==> flow/design.v <==
`timescale 1ns / 1ps
module button_sync_pwm_generator (
    input wire clock,
    input wire reset,
    input wire increment,
    input wire decrement,
    output reg pwm_out
);
    reg [31:0] COUNT;
    reg [15:0] PERIOD = 16'd100;  
    reg [15:0] ACTIVE = 16'd50;   
    wire pb_out;
    button_synchronizer button_sync_inst (
        .pb_1(increment),
        .clk(clock),
        .pb_out(pb_out)
    );
    always @(posedge clock or posedge reset) begin
        if (reset) begin
            COUNT <= 16'd0;
            pwm_out <= 1'b0;
        end else begin
            if (COUNT >= PERIOD) begin
                COUNT <= 16'd0;
            end else begin
                COUNT <= COUNT + 1;
            end
            if (ACTIVE >= PERIOD) begin
                pwm_out <= 1'b1;   
            end else if (COUNT < ACTIVE) begin
                pwm_out <= 1'b1;
            end else begin
                pwm_out <= 1'b0;
            end
        end
    end
    always @(posedge clock or posedge reset) begin
        if (reset) begin
            ACTIVE <= 16'd50;
        end else if (increment && !decrement) begin
            if (ACTIVE + (PERIOD / 10) <= PERIOD)
                ACTIVE <= ACTIVE + (PERIOD / 10);
            else
                ACTIVE <= PERIOD;
        end else if (decrement && !increment) begin
            if (ACTIVE >= (PERIOD / 10))
                ACTIVE <= ACTIVE - (PERIOD / 10);
            else
                ACTIVE <= 16'd0;
        end
    end
endmodule
module button_synchronizer(
    input pb_1,
    input clk,
    output reg pb_out
);
    wire slow_clk;
    wire Q1, Q2, Q2_bar, Q0;
    clock_div u1(clk, slow_clk);
    my_dff d0(slow_clk, pb_1, Q0);
    my_dff d1(slow_clk, Q0, Q1);
    my_dff d2(slow_clk, Q1, Q2);
    assign Q2_bar = ~Q2;
    assign pb_out = Q1 & Q2_bar;
endmodule
module clock_div(
    input Clk_100M,
    output reg slow_clk
);
    reg [26:0] counter = 0;
    always @(posedge Clk_100M) begin
        counter <= (counter >= 249999) ? 0 : counter + 1;
        slow_clk <= (counter < 125000) ? 1'b0 : 1'b1;
    end
endmodule
module my_dff(
    input DFF_CLOCK,
    input D,
    output reg Q
);
    always @(posedge DFF_CLOCK) begin
        Q <= D;
    end
endmodule
### From RTL to reports: button_sync_pwm_generator

What the tools print for button_sync_pwm_generator, step after step.
Lines are those of the file above, counted from 1.
Operators: Yosys type, input widths -> output width; for muxes data width and select width s.
Library cell names are shortened.
The mark n/a stands for no value.

| inputs | value |
|---|---|
| top | button_sync_pwm_generator |
| clock port | clock |
| cell library | sky130hd |
| library corner | tt_025C_1v80 |

### Word level

Yosys after proc, flatten, opt, wreduce and memory -nomap, before mapping. Memory bits, and registers merged into a memory's read port (data or address), are not among the register bits. Print and check cells are not counted. Equal cells are merged and count once.

| bit counts | value |
|---|---|
| bits in registers | 49 |
| input port bits | 4 |
| output and inout port bits | 1 |
| elaborated cells | 23 |

| cells by class | value |
|---|---|
| add/sub/neg operators | 3 |
| order comparisons | 5 |
| multiplexer cells | 7 |
| reduce/logical cells | 5 |

Operators by type and width:

| cell | number |
|---|---|
| $mux 16 | 4 |
| $add 32x1->32 const B | 1 |
| $lt 32x16->1 | 1 |
| $ge 32x7->1 const B | 1 |
| $le 32x7->1 const B | 1 |
| $mux 32 | 1 |
| $add 16x4->17 const B | 1 |
| $sub 16x4->16 const B | 1 |
| $ge 16x4->1 const B | 1 |
| $ge 16x7->1 const B | 1 |
| $logic_and 1x1->1 | 2 |
| $logic_not 1->1 | 2 |
| $reduce_bool 2->1 | 1 |
| $mux 1 | 2 |

### Logic depth

Longest topological path by Yosys (ltp), each cell counted once; first at word level (registers and memories cut), then after technology mapping (sequential cells cut; the memories' decode and read muxes count).

| depth | value |
|---|---|
| depth after elaboration | 4 |
| ABC_AREA | 0 |
| mapped depth | 9 |

### Synthesis result

Yosys stat after the flow's synthesis: flattened, memories mapped to cells. It holds for the ABC_AREA given above (unset counts as 0); a run with the other value may have another netlist.

| mapped netlist | value |
|---|---|
| mapped cells | 281 |
| mapped area | 2735.1 sq um |
| mapped flip-flops | 48 |
| buffers | 13 |

Cells by type:

| cell type | number | area in all (sq um) |
|---|---|---|
| dfrtp_1 | 45 | 1126.08 |
| ha_1 | 22 | 275.264 |
| nor2_1 | 27 | 101.347 |
| inv_1 | 23 | 86.333 |
| dfstp_2 | 3 | 78.826 |
| o21ai_1 | 11 | 55.053 |
| a21o_1 | 6 | 45.043 |
| a21oi_1 | 9 | 45.043 |
| nand3_1 | 9 | 45.043 |
| nor4_1 | 7 | 43.792 |
| or3_1 | 7 | 43.792 |
| nand2_1 | 11 | 41.29 |
| o2111ai_1 | 4 | 35.034 |
| o21ai_0 | 7 | 35.034 |
| o41ai_1 | 4 | 35.034 |
| xnor2_1 | 4 | 35.034 |
| nor3_1 | 6 | 30.029 |
| o211ai_1 | 4 | 30.029 |

Other cell types: 38; their cells: 72.

### Path before layout

Source: OpenSTA report_checks on the synthesized netlist (no wires, ideal clock, input and output delay 20% of the period each), path of least setup slack; recovery checks are left aside. Register names are those of the netlist, which keeps one name where synthesis merged equal registers.

| timing after synthesis | value |
|---|---|
| path kind | reg2reg |
| from | reg ACTIVE[1] |
| to | reg ACTIVE[1] |
| clock period | 3070 ps |
| data arrival time | 2513 ps |
| required time | 2979 ps |
| path slack | 466 ps |
| delay of the path | 2604 ps |
| driving pins on the path | 9 |
| path buffers | 1 |
| synthesis period reached | 2604 ps |

"delay of the path" is the arrival time less input delay plus setup time.
"driving pins on the path" counts driving pins, that of a launching flip-flop among them; a cell with two outputs on the path counts twice.
"synthesis period reached" = period - worst setup slack (recovery checks aside). The figure is calculated, with input and output delays left at 20% of the set period.
Between the ends stands the longest chain of elaborated cells between them, by number of cells; it is not shown to be the way that was timed. Of several equally long chains one is given.
Each line given opens the expression or statement behind the cell; cells for indexed reads and writes are added by Yosys, which also makes memories of some case tables.
A register here has more assigning lines than the two given.

| on the way, after synthesis | value |
|---|---|
| path through | dfstp_2 ha_1 buf_2 o2111ai_1 or4_1 and3_1 or4_1 o31a_1 o31ai_1 |
| cells in the longest elaborated chain | 4 |

RTL lines, path after synthesis:

| item | line | RTL |
|---|---|---|
| start: declaration | 11 | `reg [15:0] ACTIVE = 16'd50;` |
| start: assignment | 42 | `ACTIVE <= ACTIVE + (PERIOD / 10);` |
| start: assignment | 47 | `ACTIVE <= ACTIVE - (PERIOD / 10);` |
| $add 16x4->17 | 41 | `if (ACTIVE + (PERIOD / 10) <= PERIOD)` |
| $le 32x7->1 | 41 |  |
| $mux 16 | 41 |  |
| $mux 16 | 40 | `end else if (increment && !decrement) begin` |
| end: assignment | 42 |  |
| end: assignment | 47 |  |
| end: declaration | 11 |  |

### Timing after layout

Path of least setup slack in the final report of run A (OpenROAD, finished layout, wires in). Where an end is a register, its clock arrival counts in the times.
The path's times are printed in steps of 10 ps; the period is the one set.

| timing post-layout | value |
|---|---|
| path kind | reg2reg |
| from | reg ACTIVE[13] |
| to | reg ACTIVE[3] |
| clock period | 4240 ps |
| data arrival time | 3410 ps |
| required time | 4460 ps |
| path slack | 1040 ps |
| driving pins on the path | 7 |
| path buffers | 0 |

Between the ends stands the longest chain of elaborated cells between them, by number of cells; it is not shown to be the way that was timed. Of several equally long chains one is given.
A register here has more assigning lines than the two given.

| on the way, post-layout | value |
|---|---|
| path through | dfrtp_1 or4_1 or4_4 o41ai_4 nor2_1 a22o_1 a21o_1 |
| cells in the longest elaborated chain | 4 |

RTL lines, path post-layout:

| item | line | RTL |
|---|---|---|
| start: declaration | 11 | `reg [15:0] ACTIVE = 16'd50;` |
| start: assignment | 42 | `ACTIVE <= ACTIVE + (PERIOD / 10);` |
| start: assignment | 47 | `ACTIVE <= ACTIVE - (PERIOD / 10);` |
| $add 16x4->17 | 41 | `if (ACTIVE + (PERIOD / 10) <= PERIOD)` |
| $le 32x7->1 | 41 |  |
| $mux 16 | 41 |  |
| $mux 16 | 40 | `end else if (increment && !decrement) begin` |
| end: assignment | 42 |  |
| end: assignment | 47 |  |
| end: declaration | 11 |  |

Below are 2 stored runs of the flow (Yosys, OpenROAD; platform sky130hd) on button_sync_pwm_generator, each with its settings and what was measured, unordered. Constraints: input delay and output delay 20% of the set period each, output load 0.01 pF.
"clock period reached" = clock period - worst setup slack. The figure is calculated, with input and output delays left at 20% of the set period.
"time of the worst setup path": the worst setup path's part of the clock period (all of it between registers, 20% less for each end at a port) less its slack. A launch clock that arrives late makes it longer, a capture clock that arrives late makes it shorter.
"power consumption" is the tool's figure for a default switching activity; nothing was simulated.
"time of the worst setup path" is given in steps of 10 ps.
Among the settings, . means not set for that run.

| name | run A | run B |
|---|---|---|
| period_ns | 4.24 | 5.15 |
| CAP_MARGIN | 20 | 10 |
| CORE_MARGIN | 2 | 2 |
| CORE_UTILIZATION | 40 | 37 |
| SLEW_MARGIN | 20 | 15 |
| PLACE_DENSITY_LB_ADDON | . | 0.03 |
| HOLD_SLACK_MARGIN | . | -0.1 |
| CORE_ASPECT_RATIO | . | 0.55 |
| CELL_PAD_IN_SITES_DETAIL_PLACEMENT | . | 1 |
| GPL_TIMING_DRIVEN | . | 0 |
| GPL_ROUTABILITY_DRIVEN | . | 1 |
| CTS_CLUSTER_DIAMETER | . | 83 |
| MIN_ROUTING_LAYER | . | met2 |
| MAX_ROUTING_LAYER | . | met4 |
| cell area after synthesis (sq um) | 2735.1 | 2735.1 |
| total die area (sq um) | 7515.2 | 8127.1 |
| area of the standard cells in the finished layout (sq um) | 3035.4 | 3166.8 |
| utilization (%) | 45.2 | 43.8 |
| smallest setup slack (ps) | 1042 | 1731 |
| summed negative setup slack (ps) | 0 | 0 |
| final worst hold slack (ps) | 479 | 485 |
| power consumption (mW) | 1.863 | 1.729 |
| clock period reached (ps) | 3198 | 3419 |
| time of the worst setup path (ps) | 3200 | 3420 |
| worst setup path type | reg2reg | reg2reg |
